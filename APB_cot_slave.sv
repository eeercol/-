==> flow/design.v <==
module APB_cot_slave
#(parameter control_reg_ADDR = 4'h0,  
  parameter output_reg_ADDR = 4'h4)  
(
    input wire PWRITE,    
    input wire PCLK,    
    input wire PSEL,      
    input wire [31:0] PADDR,  
    input wire [31:0] PWDATA,   
    output reg [31:0] PRDATA = 0,    
    input wire PENABLE,      
    output reg PREADY = 0    
);
reg  [31:0] control_reg  = 0;  
reg  [31:0] output_reg   = 0;  
always @(posedge PCLK) 
begin
    if (PSEL && !PWRITE && PENABLE)  
     begin
        case(PADDR)
         4'h0: PRDATA <= control_reg;  
         4'h4: PRDATA <= output_reg;   
        endcase
        PREADY <= 1'd1;  
     end
     else if(PSEL && PWRITE && PENABLE)  
     begin
      if(PADDR == control_reg_ADDR)
      begin
        control_reg <= PWDATA;
        PREADY <= 1'd1;     
      end
     end
   if (PREADY)  
    begin
      PREADY <= !PREADY;
    end
  end
always @(control_reg) begin  
    if(control_reg% 4 == 0)  
    begin
      output_reg <= 32'b01111111111111111111111111111111;
    end
    else if((1+control_reg)%4 == 2)  
    begin
      output_reg <= 1;
    end
    else if((3+control_reg)%4 == 2)  
    begin
      output_reg <= ~(32'b00000000000000000000000000000001);  
    end
    else  
    begin
      output_reg <= 0;  
    end
end
endmodule
Tool chain data of APB_cot_slave
Tool output for the design above, in the order of the flow.
Lines are those of the file above, counted from 1.
Cell names lack the library's common part.
{ "setup": {"design": "APB_cot_slave", "clock_port": "PCLK", "cell_library": "sky130hd", "lib_corner": "tt_025C_1v80"} }

Word level
Counts by Yosys on the flattened word-level netlist (proc, flatten, opt, wreduce; memories kept). Register bits leave out memories and registers merged into their read ports (data or address). Print and check cells are left out. Cells with the same type and inputs are merged into one.
{ "word_totals": {"elab_cells": 28, "output_inout_bits": 33, "input_bits": 68, "regBits": 65} }
{ "classes": {"reduce_and_logical": 11, "add_sub_neg": 2, "n_logic": 1, "mux": 8, "equal": 3} }
{ "op_table": {"columns": ["operator", "count"], "rows": [
  ["32-bit 2-to-1 mux", 3],
  ["32-bit zero test", 2],
  ["32-bit case mux with 2-bit select", 1],
  ["32-bit by 3-bit == test with 1-bit output (second input constant)", 1],
  ["1-bit logical AND", 4],
  ["2-bit == test (second input constant)", 2],
  ["1-bit 2-to-1 mux", 4],
  ["3-bit AND reduction", 1],
  ["1-bit by 2-bit adder with 2-bit output (first input constant)", 1],
  ["1-bit zero test", 2],
  ["2-bit adder (first input constant)", 1],
  ["2-bit AND reduction", 1],
  ["2-bit nonzero test", 1],
  ["1-bit NOT", 1]
]} }

Depth
Longest topological path by Yosys (ltp), each cell counted once; first at word level (registers and memories cut), then after technology mapping (sequential cells cut; the memories' decode and read muxes count).
{ "depth": {"ltp_word": 6, "ABC_AREA": 0, "mapped_depth": 5, "depth_no_buf": 4} }

After synthesis
Source: synth_stat.txt of the flow (Yosys; design flattened, memories mapped). It holds for the ABC_AREA given above (unset counts as 0); a run with the other value may have another netlist.
The area totals of this step are shown rounded.
{ "types": {"columns": ["cell", "count", "area_total_um2"], "rows": [
  ["edfxtp_1", 64, 1.92E+03],
  ["o21a_1", 30, 225.216],
  ["nor4_2", 6, 75.072],
  ["clkbuf_8", 3, 41.29],
  ["buf_6", 3, 33.782],
  ["nand4_2", 2, 25.024],
  ["dfxtp_1", 1, 20.019],
  ["nor3_4", 1, 16.266],
  ["mux2_4", 1, 15.014],
  ["ha_1", 1, 12.512],
  ["nor4_1", 2, 12.512],
  ["and4_2", 1, 10.01],
  ["mux2i_1", 1, 10.01],
  ["nor3_1", 2, 10.01],
  ["and4_1", 1, 8.758],
  ["a211oi_1", 1, 7.507],
  ["inv_1", 2, 7.507],
  ["and3_1", 1, 6.256]
]} }
Not listed: further types 3, cells in them 3.
{ "synth_totals": {"mapped_area_um2": 2470, "ff_cells": 65, "seq_area_um2": 1940, "buf_cells": 6, "mapped_cells": 126} }

Timing after synthesis
Source: OpenSTA report_checks on the synthesized netlist (no wires, ideal clock, input and output delay 20% of the period each), path of least setup slack; recovery checks are left aside. Register names are those of the netlist, which keeps one name where synthesis merged equal registers.
{ "synth_path": {"path_type": "input to register", "from": "in PADDR[7]", "to": "reg PRDATA[0]", "delay_ns": 4.190, "required_time_ns": 4.828, "slack_ns": 0.074, "setup_time_ns": 0.502, "input_delay_ns": 1.066, "tclk_ns": 5.33, "arrival_ns": 4.754, "n_path_buf": 0, "path_stages": 3, "launch_ns": 1.066, "period_less_setup_slack_ns": 5.256} }
"delay_ns" = arrival - input delay + setup time.
"path_stages": output pins that drive a net of the path, with the launching flip-flop's if there is one; two outputs of one cell count as two.
"period_less_setup_slack_ns" is the clock period less the worst setup slack; recovery checks do not enter. This is arithmetic on one report: input and output delays are still those of the set period (20% each).
Between the ends stands the longest chain of elaborated cells between them, by number of cells; it is not shown to be the way that was timed. Of several equally long chains one is given.
A line is the first line of the expression or statement that the cell stems from. Yosys adds cells for indexed reads and writes and turns some case tables into memories.
The path ends at the enable pin of a flip-flop; only ways to that pin are counted.
{ "synth_between": {"cell_sequence": "nor4_2 > nand4_2 > nor4_1", "elab_chain_cells": 3, "cells_between": 4, "cone_classes": "1 x eq/ne; 3 x reduce/logical"} }
{ "synth_lines": {"columns": ["element", "line_no", "source"], "rows": [
  ["from (decl)", 8, "input wire [31:0] PADDR,"],
  ["32-bit by 3-bit == test with 1-bit output", 20, "case(PADDR)"],
  ["2-bit nonzero test", null, null],
  ["2-bit AND reduction", null, null],
  ["to (assign)", 21, "4'h0: PRDATA <= control_reg;"],
  ["to (assign)", 22, "4'h4: PRDATA <= output_reg;"],
  ["to (decl)", 10, "output reg [31:0] PRDATA = 0,"]
]} }

Timing after layout
From the final timing report of flow run 1: the path of least setup slack in the routed layout; clock arrival at registers is part of the times.
{ "layout_path": {"path_type": "input to register", "from": "in PADDR[19]", "to": "reg control_reg[2]", "setup_time_ns": 0.31, "slack_ns": 1.29, "path_stages": 6, "input_delay_ns": 0.96, "required_time_ns": 4.82, "arrival_ns": 3.53, "n_path_buf": 2, "launch_ns": 0.96, "tclk_ns": 4.79} }
Between the ends stands the longest chain of elaborated cells between them, by number of cells; it is not shown to be the way that was timed. Of several equally long chains one is given.
{ "layout_between": {"cell_sequence": "clkdlybuf4s50_1 > nor4_1 > nand4_1 > nor3_1 > and3_1 > buf_4", "elab_chain_cells": 2, "cells_between": 2, "cone_classes": "2 x reduce/logical"} }
{ "layout_lines": {"columns": ["element", "line_no", "source"], "rows": [
  ["from (decl)", 8, "input wire [31:0] PADDR,"],
  ["32-bit zero test", 28, "if(PADDR == control_reg_ADDR)"],
  ["3-bit AND reduction", null, null],
  ["to (assign)", 30, "control_reg <= PWDATA;"],
  ["to (decl)", 14, "reg  [31:0] control_reg  = 0;"]
]} }

Subject: APB_cot_slave on sky130hd, stored results

Hello all,

Design APB_cot_slave on sky130hd. What follows are 2 stored runs of the flow, each under its own settings; their order means nothing. The constraints put input and output delay at 20% of the set period each and load the outputs with 0.01 pF.
"achieved clock period" means the clock period less the worst setup slack. The figure is calculated, with input and output delays left at 20% of the set period.
"time used up by the worst setup path" means the part of the period allowed to the worst setup path (the constraints hold back 20% at inputs and 20% at outputs) less its slack; where the path has registers, the arrival times of their clocks count too.
"total power after layout" rests on the timing tool's default activity at the inputs, not on a simulated workload.
The results are shown rounded.

==> flow run 1: settings <==
{ "period_ns": 4.79, "CORE_UTILIZATION": 58, "SETUP_SLACK_MARGIN": 0.16, "PLACE_DENSITY_LB_ADDON": 0.29, "CORE_ASPECT_RATIO": 1.19, "TNS_END_PERCENT": 70, "CTS_CLUSTER_SIZE": 61, "MAX_ROUTING_LAYER": "met5", "CAP_MARGIN": 20, "CORE_MARGIN": 2, "SLEW_MARGIN": 20 }
==> flow run 1: results <==
chip area in the Yosys report: 2,470 um2
total die area: 4,810 um2
std-cell area (final layout): 3,720 um2
utilization of the finished layout: 0.922
smallest setup slack: 1.29 ns
total negative setup slack: 0.000 ns
worst hold slack: 0.495 ns
total power after layout: 1,210 uW
achieved clock period: 3.502 ns
time used up by the worst setup path: 2.54 ns
critical path kind: input to register

==> flow run 2: settings <==
{ "period_ns": 4.76, "CORE_UTILIZATION": 67, "SETUP_SLACK_MARGIN": 0.67, "PLACE_DENSITY_LB_ADDON": 0.1, "CORE_ASPECT_RATIO": 0.93, "CORE_MARGIN": 2, "CELL_PAD_IN_SITES_GLOBAL_PLACEMENT": 3, "CELL_PAD_IN_SITES_DETAIL_PLACEMENT": 0, "ABC_AREA": 0, "GPL_TIMING_DRIVEN": 0, "GPL_ROUTABILITY_DRIVEN": 1, "CTS_CLUSTER_SIZE": 51, "CAP_MARGIN": 30, "SLEW_MARGIN": 20 }
==> flow run 2: results <==
no final report: placement broke off with FLW-0024

Thanks
